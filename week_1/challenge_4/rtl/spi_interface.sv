==> flow/design.v <==
module spi_interface #(
    parameter ADDR_WIDTH = 8,
    parameter DATA_WIDTH = 32
)(
    input  wire               clk,
    input  wire               rst_n,
    input  wire               spi_clk,
    input  wire               spi_mosi,
    output wire               spi_miso,
    input  wire               spi_cs_n,
    output reg [ADDR_WIDTH-1:0] reg_addr,
    output reg [DATA_WIDTH-1:0] reg_wdata,
    output reg                reg_write,
    input  wire [DATA_WIDTH-1:0] reg_rdata
);
    typedef enum logic [2:0] {
        IDLE      = 3'b000,
        CMD       = 3'b001,
        ADDR      = 3'b010,
        WRITE     = 3'b011,
        READ      = 3'b100
    } state_t;
    state_t current_state;
    reg [2:0] bit_counter;
    reg [DATA_WIDTH-1:0] shift_reg;
    reg cmd_type;
    always @(posedge spi_clk or negedge rst_n) begin
        if (!rst_n) begin
            current_state <= IDLE;
            reg_addr      <= '0;
            reg_wdata     <= '0;
            reg_write     <= 1'b0;
            shift_reg     <= '0;
            bit_counter   <= '0;
            cmd_type      <= 1'b0;
        end else begin
            case (current_state)
                IDLE: begin
                    reg_write <= 1'b0;
                    if (!spi_cs_n) begin
                        current_state <= CMD;
                        bit_counter   <= 3'd7;
                    end
                end
                CMD: begin
                    shift_reg <= {shift_reg[DATA_WIDTH-2:0], spi_mosi};
                    if (bit_counter == 0) begin
                        cmd_type      <= shift_reg[7];
                        current_state <= ADDR;
                        bit_counter   <= ADDR_WIDTH - 1;
                    end else begin
                        bit_counter <= bit_counter - 1'b1;
                    end
                end
                ADDR: begin
                    shift_reg <= {shift_reg[DATA_WIDTH-2:0], spi_mosi};
                    if (bit_counter == 0) begin
                        reg_addr <= shift_reg[ADDR_WIDTH-1:0];
                        current_state <= cmd_type ? READ : WRITE;
                        bit_counter <= DATA_WIDTH - 1;
                    end else begin
                        bit_counter <= bit_counter - 1'b1;
                    end
                end
                WRITE: begin
                    shift_reg <= {shift_reg[DATA_WIDTH-2:0], spi_mosi};
                    if (bit_counter == 0) begin
                        reg_wdata <= shift_reg;
                        reg_write <= 1'b1;
                        current_state <= IDLE;
                    end else begin
                        bit_counter <= bit_counter - 1'b1;
                    end
                end
                READ: begin
                    if (bit_counter == 0)
                        current_state <= IDLE;
                    else
                        bit_counter <= bit_counter - 1'b1;
                end
                default: current_state <= IDLE;
            endcase
        end
    end
    assign spi_miso = (!spi_cs_n && (current_state == READ)) ? 
                     reg_rdata[bit_counter] : 1'bz;
endmodule
== Reports on spi_interface ==
The steps from the RTL of spi_interface to its reports follow in flow order.
Lines are those of the file above, counted from 1.
Operators: Yosys type, input widths -> output width; for muxes data width and select width s.
Library cell names are shortened.
A cell with -- has no value.
Design
  top: spi_interface
  clock: spi_clk
  cell library: sky130hd
  timing corner: tt_025C_1v80

== After elaboration ==
Counts by Yosys on the flattened word-level netlist (proc, flatten, opt, wreduce; memories kept). Register bits leave out memories and registers merged into their read ports (data or address). Print and check cells are left out. Cells with the same type and inputs are merged into one.
Word-level totals
  register bits after elaboration: 80
  output and inout port bits: 42
  input bits: 37
Operators by class
  $add $sub $neg: 1
  equal/unequal tests: 10
  muxes and demuxes: 13
  reductions and logical operators: 15
  shifts and indexed selects: 1
Operators by type and width (count)
  $shiftx 32x3->1: 1
  $mux 3: 8
  $pmux 3 s4: 1
  $ne 2x2->1 const B: 5
  $pmux 3 s3: 1
  $reduce_and 2->1: 4
  $eq 3x2->1 const B: 2
  $logic_not 3->1: 2
  $reduce_bool 5->1: 1
  $reduce_or 2->1: 2
  $reduce_and 4->1: 1
  $sub 3x1->3 const B: 1
  $eq 3x1->1 const B: 1
  $eq 3x3->1 const B: 1
  $reduce_and 3->1: 1
  $reduce_or 3->1: 1
  $ne 2x1->1 const B: 1
  $reduce_bool 2->1: 1
  $pmux 1 s2: 1
  $mux 1: 2
  $logic_and 1x1->1: 1
  $logic_not 1->1: 1

== Depth ==
Yosys ltp: most cells in a row. Word level: on the elaborated netlist, between registers, memories and ports. Mapped: between sequential cells and ports; inverters and the memories' decode and read muxes count.
Logic depth
  word-level depth: 4
  ABC_AREA: 0
  mapped depth: 7

== Synthesis result ==
Source: synth_stat.txt of the flow (Yosys; design flattened, memories mapped). It holds for the ABC_AREA given above (unset counts as 0); a run with the other value may have another netlist.
Mapped netlist
  mapped cells: 204
  sequential part of the area: 2053.2 µm²
  chip area (Yosys): 3200.6 µm²
  buffers: 7
  flip-flop cells: 82
Cells by type (count)
  dfrtp_1: 81
  mux2_2: 71
  nand2_1: 14
  mux4_2: 2
  buf_2: 6
  dfstp_2: 1
  ha_1: 2
  mux2_1: 2
  inv_1: 5
  o221ai_2: 1
  a211oi_2: 1
  nor2_1: 3
  or4_4: 1
  mux2i_1: 1
  nor3_2: 1
  o211a_1: 1
  o21ai_0: 2
  a221oi_1: 1
Other cell types: 8; their cells: 8.

== Worst setup path after synthesis ==
Path of least setup slack by OpenSTA after synthesis, without wires, with an ideal clock, recovery checks aside; 20% of the period is set as input and as output delay. Where synthesis merged equal registers, the netlist keeps one of their names.
Timing post-synthesis
  path type: register -> register
  start: register bit_counter[0]
  end: register reg_wdata[0]
  data arrival time: 1.641 ns
  required time: 1.925 ns
  path delay: 1.766 ns
  slack: 0.284 ns
  path buffers: 2
  setup time: 0.125 ns
  stages on the path: 8
  period: 2.05 ns
  synthesis period reached: 1.766 ns
"path delay" = arrival - input delay + setup time.
"stages on the path": output pins that drive a net of the path, with the launching flip-flop's if there is one; two outputs of one cell count as two.
"synthesis period reached" = period - worst setup slack (recovery checks aside). The figure is calculated, with input and output delays left at 20% of the set period.
The rows between start and end are the longest chain of elaborated cells between them; the timing report does not say that the signal goes this way. Where chains are equally long, one stands for them.
Each line given opens the expression or statement behind the cell; cells for indexed reads and writes are added by Yosys, which also makes memories of some case tables.
A register here has more assigning lines than the two given.
Between the ends, post-synthesis
  path through: dfrtp_1 -> inv_1 -> ha_1 -> nor2b_1 -> clkbuf_2 -> nand2_1 -> buf_2 -> mux2_2
  length of the longest elaborated chain: 2
  elaborated cells on any way between the ends: 2
RTL lines, path post-synthesis
  from (decl): RTL line 24  | reg [2:0] bit_counter;
  from (assign): RTL line 50  | bit_counter   <= ADDR_WIDTH - 1;
  from (assign): RTL line 52  | bit_counter <= bit_counter - 1'b1;
  $logic_not 3->1: RTL line 67  | if (bit_counter == 0) begin
  $reduce_and 2->1
  to (assign): RTL line 31  | reg_wdata     <= '0;
  to (assign): RTL line 68  | reg_wdata <= shift_reg;
  to (decl): RTL line 12  | output reg [DATA_WIDTH-1:0] reg_wdata,

== Timing after layout ==
From the final timing report of flow run B: the path of least setup slack in the routed layout; clock arrival at registers is part of the times.
Timing after layout
  path type: register -> register
  start: register bit_counter[0]
  end: register reg_wdata[31]
  period: 1.13 ns
  required time: 1.36 ns
  data arrival time: 2.03 ns
  slack: -0.68 ns
  path buffers: 2
  stages on the path: 8
  setup time: 0.11 ns
The rows between start and end are the longest chain of elaborated cells between them; the timing report does not say that the signal goes this way. Where chains are equally long, one stands for them.
A register here has more assigning lines than the two given.
Between the ends, after layout
  path through: dfrtp_1 -> buf_4 -> inv_4 -> ha_4 -> nor2b_4 -> nand2_4 -> bufbuf_16 -> mux2_2
  length of the longest elaborated chain: 2
  elaborated cells on any way between the ends: 2
RTL lines, path after layout
  from (decl): RTL line 24  | reg [2:0] bit_counter;
  from (assign): RTL line 50  | bit_counter   <= ADDR_WIDTH - 1;
  from (assign): RTL line 52  | bit_counter <= bit_counter - 1'b1;
  $logic_not 3->1: RTL line 67  | if (bit_counter == 0) begin
  $reduce_and 2->1
  to (assign): RTL line 31  | reg_wdata     <= '0;
  to (assign): RTL line 68  | reg_wdata <= shift_reg;
  to (decl): RTL line 12  | output reg [DATA_WIDTH-1:0] reg_wdata,

Design spi_interface on sky130hd. What follows are 2 stored runs of the flow, each under its own settings; their order means nothing. The constraints put input and output delay at 20% of the set period each and load the outputs with 0.01 pF.
"worst setup path time" is the time allowed to the run's worst setup path (the clock period less input and output delay, where it has them) less its slack. Clock arrival times count: a late capture clock shortens it, a late launch clock lengthens it.
[flow run A] settings: period_ns=1.18, CORE_UTILIZATION=65, CORE_MARGIN=3, TNS_END_PERCENT=85, CTS_CLUSTER_DIAMETER=35, CAP_MARGIN=15, SLEW_MARGIN=35, MIN_ROUTING_LAYER=met1
[flow run A] result: did not finish, routing stopped with DPL-0033
[flow run B] settings: period_ns=1.13, CORE_UTILIZATION=62, SETUP_SLACK_MARGIN=0.27, HOLD_SLACK_MARGIN=-0.06, CORE_ASPECT_RATIO=1.5, CORE_MARGIN=2, GPL_ROUTABILITY_DRIVEN=1, CTS_CLUSTER_SIZE=88, CAP_MARGIN=20, SLEW_MARGIN=20
[flow run B] result: chip area after synthesis (Yosys) 3200.6 µm², die area 5764.9 µm², standard-cell area of the final layout 4643.2 µm², utilization 92.0 %, worst setup slack after layout -0.675 ns, worst setup path time 1.81 ns, worst setup path kind register -> register
