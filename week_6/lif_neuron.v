==> flow/design.v <==
module lif_neuron (
    input  wire        clk,              
    input  wire        rst,              
    input  wire [15:0] in,               
    input  wire        threshold_select, 
    output reg         spike,            
    output reg [15:0]  potential         
);
    parameter [15:0] LOWER_THRESHOLD  = 16'd50;
    parameter [15:0] HIGHER_THRESHOLD = 16'd200;
    wire [15:0] threshold_val = threshold_select ? HIGHER_THRESHOLD : LOWER_THRESHOLD;
    reg [15:0] newP;  
    always @(posedge clk or posedge rst) begin
        if (rst) begin
            potential <= 16'd0;
            spike     <= 1'b0;
        end else begin
            newP = (potential >> 1) + in;
            if (newP >= threshold_val) begin
                spike     <= 1'b1;
                potential <= 16'd0;     
            end else begin
                spike     <= 1'b0;
                potential <= newP;      
            end
        end
    end
endmodule
# == From RTL to reports: lif_neuron ==
# The steps from the RTL of lif_neuron to its reports follow in flow order.
# Line numbers count from 1 in the design file above.
# Operators: Yosys type, input widths -> output width; for muxes data width and select width s.
# Library cell names are shortened.
# Not given: n/a
# inputs
top_module,lif_neuron
clock,clk
lib,sky130hd
lib_corner,tt_025C_1v80

# == After elaboration ==
# Counts by Yosys on the flattened word-level netlist (proc, flatten, opt, wreduce; memories kept). Register bits leave out memories and registers merged into their read ports (data or address); mux counts leave out enables and synchronous resets folded into registers. Print and check cells are left out. Cells with the same type and inputs are merged into one.
# word_totals
reg_bits,17
in_bits,19
output_inout_bits,17
word_cells,7
# op_classes
addsub,1
compare,1
mux,3
# ops
op,n
$add 15x16->16,1
$ge 16x8->1,1
$mux 16,1
$mux 8,1
$mux 1,1

# == Depth ==
# Longest topological path by Yosys (ltp), each cell counted once; first at word level (registers and memories cut), then after technology mapping (sequential cells cut; the memories' decode and read muxes count).
# logic_depth
word_depth,3
ABC_AREA,0
ltp_mapped,15
depth_no_buf,15

# == Synthesis result ==
# Yosys stat after the flow's synthesis: flattened, memories mapped to cells. It holds for the ABC_AREA given above (unset counts as 0); a run with the other value may have another netlist.
# by_type
type,n,type_area_um2
dfrtp_1,17,425.408
ha_1,21,262.752
a21oi_1,9,45.043
nor3_1,9,45.043
inv_1,11,41.29
nor2_1,11,41.29
nor2b_1,6,37.536
nand3_1,7,35.034
xnor2_1,4,35.034
xor2_1,4,35.034
a21o_1,4,30.029
nand2_1,7,26.275
nand2b_1,4,25.024
nand4_4,1,21.27
fa_1,1,20.019
mux2i_1,2,20.019
o21ai_0,4,20.019
and3_1,3,18.768
# Other cell types: 33; their cells: 38.
# synth_totals
cells,163
mapped_area_um2,1493.9
sequential_area_um2,425.4
ffs,17
buffers,4

# == Timing after synthesis ==
# Source: OpenSTA report_checks on the synthesized netlist (no wires, ideal clock, input and output delay 20% of the period each), path of least setup slack; recovery checks are left aside. Register names are those of the netlist, which keeps one name where synthesis merged equal registers.
# synth_timing
path_kind,input to register
start,input in[4]
end,register spike
tclk_ns,4.38
input_delay_ns,0.876
setup_time_ns,0.124
launch_ns,0.876
t_arrival_ns,3.894
required_ns,4.256
path_slack_ns,0.362
path_delay_ns,3.142
driving_pins,14
path_buffers,0
synth_period_reached_ns,4.018
# "path_delay_ns" = arrival - input delay + setup time.
# "driving_pins" counts driving pins, that of a launching flip-flop among them; a cell with two outputs on the path counts twice.
# "synth_period_reached_ns" = period - worst setup slack (recovery checks aside). The figure is calculated, with input and output delays left at 20% of the set period.
# The rows between start and end are the longest chain of elaborated cells between them; the timing report does not say that the signal goes this way. Where chains are equally long, one stands for them.
# A line is the first line of the expression or statement that the cell stems from. Yosys adds cells for indexed reads and writes and turns some case tables into memories.
# A register here has more assigning lines than the two given.
# synth_via
path_cell_list,ha_1 -> a21o_1 -> a31o_2 -> nor2_1 -> o21ai_0 -> xnor2_1 -> inv_1 -> ha_1 -> a2111oi_0 -> o2111a_1 -> nand4_1 -> a211oi_2 -> nand4_4 -> or2_1
elab_chain_cells,3
cells_between,3
lines_between,2
cone_classes,add/sub: 1; compare: 1; mux: 1
# synth_lines
item,line_no,rtl
from (decl),4,"input  wire [15:0] in,"
$add 15x16->16,18,newP = (potential >> 1) + in;
$ge 16x8->1,19,if (newP >= threshold_val) begin
$mux 1,19,
to (assign),16,spike     <= 1'b0;
to (assign),20,spike     <= 1'b1;
to (decl),6,"output reg         spike,"

# == Timing after layout ==
# From the final timing report of run A: the path of least setup slack in the routed layout; clock arrival at registers is part of the times.
# layout_timing
path_kind,input to register
start,input in[4]
end,register spike
tclk_ns,6.89
input_delay_ns,1.38
setup_time_ns,0.11
launch_ns,1.38
t_arrival_ns,5.29
required_ns,7.04
path_slack_ns,1.74
driving_pins,15
path_buffers,1
# The rows between start and end are the longest chain of elaborated cells between them; the timing report does not say that the signal goes this way. Where chains are equally long, one stands for them.
# A register here has more assigning lines than the two given.
# layout_via
path_cell_list,clkdlybuf4s50_1 -> ha_1 -> a21o_1 -> a31o_2 -> nor2_1 -> o21ai_0 -> xnor2_1 -> inv_1 -> ha_1 -> a2111oi_0 -> o2111a_1 -> nand4_1 -> a211oi_2 -> nand4_4 -> or2_1
elab_chain_cells,3
cells_between,3
lines_between,2
cone_classes,add/sub: 1; compare: 1; mux: 1
# layout_lines
item,line_no,rtl
from (decl),4,"input  wire [15:0] in,"
$add 15x16->16,18,newP = (potential >> 1) + in;
$ge 16x8->1,19,if (newP >= threshold_val) begin
$mux 1,19,
to (assign),16,spike     <= 1'b0;
to (assign),20,spike     <= 1'b1;
to (decl),6,"output reg         spike,"

# Record of 2 stored runs of the RTL-to-layout flow on lif_neuron, platform sky130hd. The runs are unordered. Constraints: input delay and output delay 20% of the set period each, output load 0.01 pF.
# "period_less_ws_ns" = clock period - worst setup slack. The figure is calculated, with input and output delays left at 20% of the set period.
# Settings: -- = not set for that run.
name,run A,run B
period_ns,6.89,3.02
CORE_UTILIZATION,24,32
SETUP_SLACK_MARGIN,-0.61,0.79
PLACE_DENSITY,0.93,--
HOLD_SLACK_MARGIN,0.16,--
CORE_MARGIN,3,2
CELL_PAD_IN_SITES_GLOBAL_PLACEMENT,0,--
TNS_END_PERCENT,65,--
GPL_TIMING_DRIVEN,1,--
CTS_CLUSTER_SIZE,98,--
SLEW_MARGIN,5,20
MIN_ROUTING_LAYER,met1,met1
CAP_MARGIN,20,15
CORE_ASPECT_RATIO,--,1.1
CTS_CLUSTER_DIAMETER,--,158
synth_area_um2,1493.9,1493.9
final_die_area_um2,7207.2,5231.5
final_cell_area_um2,1989.4,2648.8
util_pct,33.2,58.2
timing.setup.ws_ns,1.744,-0.455
total_negative_slack_ns,0.000,-3.612
worst_hold_slack_ns,0.744,0.736
period_less_ws_ns,5.146,3.475
